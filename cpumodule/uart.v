==> flow/design.v <==
module uart(
   uart_tx,      
   uart_wr_i,    
   uart_dat_i,   
   sys_clk_i,    
   sys_rstn_i     
);
  input uart_wr_i;
  input [7:0] uart_dat_i;
  input sys_clk_i;
  input sys_rstn_i;
  output uart_tx;
  reg [3:0] bitcount;
  reg [8:0] shifter;
  reg uart_tx;
  wire uart_busy = |bitcount[3:1];
  wire sending = |bitcount;
  reg [28:0] d;
  wire [28:0] dInc = d[28] ? (115200) : (115200 - 40000000);
  wire [28:0] dNxt = d + dInc;
  always @(posedge sys_clk_i or negedge sys_rstn_i) begin
    if (!sys_rstn_i) begin
        d <= 29'b0;
    end else begin
        d <= dNxt;
    end
  end
  wire ser_clk = ~d[28];  
  always @(posedge sys_clk_i or negedge sys_rstn_i)
  begin
    if (!sys_rstn_i) begin
      uart_tx <= 1;
      bitcount <= 0;
      shifter <= 0;
    end else begin
      if (uart_wr_i & ~uart_busy) begin
        shifter <= { uart_dat_i[7:0], 1'h0 };
        bitcount <= (1 + 8 + 2);
      end
      if (sending & ser_clk) begin
        { shifter, uart_tx } <= { 1'h1, shifter };
        bitcount <= bitcount - 1;
      end
    end
  end
endmodule
# Reports on uart
# What the tools print for uart, step after step.
# Line numbers count from 1 in the design file above.
# Operators: Yosys type, input widths -> output width; for muxes data width and select width s.
# Library cell names are shortened.
# Not given: --
# design
design	uart
clock	sys_clk_i
library	sky130hd
pvt_corner	tt_025C_1v80

# Word level
# Yosys after proc, flatten, opt, wreduce and memory -nomap, before mapping. Memory bits, and registers merged into a memory's read port (data or address), are not among the register bits. Print and check cells are not counted. Equal cells are merged and count once.
# word_totals
reg_bits	43
ram_bits	0
clocked_rd_ports_x_width	0
mem_bits_ro	0
memories	0
inputBits	11
latchBits	0
# classes
shift	0
n_reduce_logical	3
multipliers	0
compare	0
div	0
mux	5
n_addsub	2
n_logic	4
eq_ne	0
# op_table
operator	n
$add 29x29->29	1
$mux 29	1
$mux 9	2
$mux 4	2
$sub 4x1->4 const B	1
$reduce_or 4->1	1
$reduce_or 3->1	1
$and 1x1->1	2
$not 1->1	2
$reduce_bool 2->1	1

# Longest topological paths
# Depth = most cells in a row (Yosys ltp): at word level without a register or memory, in the mapped netlist without a sequential cell, where the memories' decode and read muxes count.
# logic_depth
ltp_word	5
ABC_AREA	1
mapped_depth	10
ltp_nobuf	10

# Mapped cells and area
# The flow's flattened synthesis, as Yosys stat reports it; memories are mapped. The netlist is that of the ABC_AREA named above (0 if unset); the other value can give another one.
# Totals and module areas in this step are rounded.
# synth_totals
sequential_area_um2	852
ffs	34
yosys_area_um2	2150
cell_count	288
buf_cells	1
# types
cell	n	type_area_um2
dfrtp_1	33	825.792
nand2_1	86	322.81
ha_1	15	187.68
inv_1	40	150.144
nor2_1	26	97.594
nand3_1	16	80.077
o21ai_0	16	80.077
xor2_1	8	70.067
a21oi_1	10	50.048
nand2_2	6	37.536
dfstp_2	1	26.275
nand3_2	2	20.019
nand4_1	3	18.768
nor2_2	3	18.768
xnor2_1	2	17.517
xor2_2	1	16.266
inv_2	4	15.014
nor3_1	3	15.014
# Not listed: further types 10, cells in them 13.

# Timing after synthesis
# Path of least setup slack by OpenSTA after synthesis, without wires, with an ideal clock, recovery checks aside; 20% of the period is set as input and as output delay. Where synthesis merged equal registers, the netlist keeps one of their names.
# synth_timing
path_kind	register -> register
start	register d[28]
end	register d[24]
arrival_time_ps	1563
driving_pins	11
period_ps	2880
delay_ps	1680
setup_slack_ps	1201
n_path_buf	0
setup_time_ps	117
synth_period_reached_ps	1679
# "delay_ps" = arrival - input delay + setup time.
# "driving_pins" counts driving pins, that of a launching flip-flop among them; a cell with two outputs on the path counts twice.
# "synth_period_reached_ps" = period - worst setup slack (recovery checks aside). The figure is calculated, with input and output delays left at 20% of the set period.
# Between the ends stands the longest chain of elaborated cells between them, by number of cells; it is not shown to be the way that was timed. Of several equally long chains one is given.
# A line is the first line of the expression or statement that the cell stems from. Yosys adds cells for indexed reads and writes and turns some case tables into memories.
# synth_between
path_cell_list	dfrtp_1 -> inv_1 -> ha_1 -> nand2_1 -> inv_1 -> a21oi_1 -> nor2_1 -> nor2_1 -> nand2_1 -> nand2_1 -> nand2_1
elab_chain_len	2
cells_between	2
lines_between	2
# synth_rtl
item	line	source
from (decl)	18	reg [28:0] d;
from (assign)	23	d <= 29'b0;
from (assign)	25	d <= dNxt;
$mux 29	19	wire [28:0] dInc = d[28] ? (115200) : (115200 - 40000000);
$add 29x29->29	20	wire [28:0] dNxt = d + dInc;
to (assign)	23
to (assign)	25
to (decl)	18

==> results <==
Top module uart; platform sky130hd; tools Yosys and OpenROAD; 2 stored runs in no particular order. Input and output delays are each 20% of the period that was set; the output load is 0.01 pF.

Run A, flow files:
==> flow/run.sh <==
#!/bin/bash
# the make line also repeats the synthesis and layout settings of config.mk as NAME=value (left out here)
make -C /OpenROAD-flow-scripts/flow DESIGN_CONFIG=/design/flow/config.mk WORK_HOME=/design/flow/orfs CLKGATE_MAP_FILE= finish
==> flow/config.mk <==
export PLATFORM = sky130hd
export DESIGN_NAME = uart
export DESIGN_NICKNAME = uart
export VERILOG_FILES = /design/flow/design.v
export SDC_FILE = /design/flow/constraint.sdc
export NUM_CORES = 4
export LEC_CHECK = 0
export ABC_AREA = 1
export CAP_MARGIN = 5
export CELL_PAD_IN_SITES_DETAIL_PLACEMENT = 0
export CELL_PAD_IN_SITES_GLOBAL_PLACEMENT = 2
export CORE_MARGIN = 2
export CORE_UTILIZATION = 56
export GPL_TIMING_DRIVEN = 1
export PLACE_DENSITY_LB_ADDON = 0.12
export SETUP_SLACK_MARGIN = 0.86
export SLEW_MARGIN = 20
==> flow/constraint.sdc <==
create_clock -name core_clock -period 3.18 [get_ports {sys_clk_i}]
set_input_delay 0.6360 -clock core_clock [delete_from_list [all_inputs] [get_ports {sys_clk_i}]]
set_output_delay 0.6360 -clock core_clock [all_outputs]
set_load 0.01 [all_outputs]

Run A: not finished: placement ended with error FLW-0024

Run B, flow files:
==> flow/run.sh <==
#!/bin/bash
# the make line also repeats the synthesis and layout settings of config.mk as NAME=value (left out here)
make -C /OpenROAD-flow-scripts/flow DESIGN_CONFIG=/design/flow/config.mk WORK_HOME=/design/flow/orfs CLKGATE_MAP_FILE= finish
==> flow/config.mk <==
export PLATFORM = sky130hd
export DESIGN_NAME = uart
export DESIGN_NICKNAME = uart
export VERILOG_FILES = /design/flow/design.v
export SDC_FILE = /design/flow/constraint.sdc
export NUM_CORES = 4
export LEC_CHECK = 0
export CAP_MARGIN = 15
export CELL_PAD_IN_SITES_DETAIL_PLACEMENT = 2
export CORE_MARGIN = 3
export CORE_UTILIZATION = 42
export GPL_ROUTABILITY_DRIVEN = 1
export MAX_ROUTING_LAYER = met5
export MIN_ROUTING_LAYER = met2
export PLACE_DENSITY_LB_ADDON = 0.07
export SLEW_MARGIN = 40
export TNS_END_PERCENT = 20
==> flow/constraint.sdc <==
create_clock -name core_clock -period 1.96 [get_ports {sys_clk_i}]
set_input_delay 0.3920 -clock core_clock [delete_from_list [all_inputs] [get_ports {sys_clk_i}]]
set_output_delay 0.3920 -clock core_clock [all_outputs]
set_load 0.01 [all_outputs]

Run B: not finished: clock tree synthesis ended with error DPL-0033
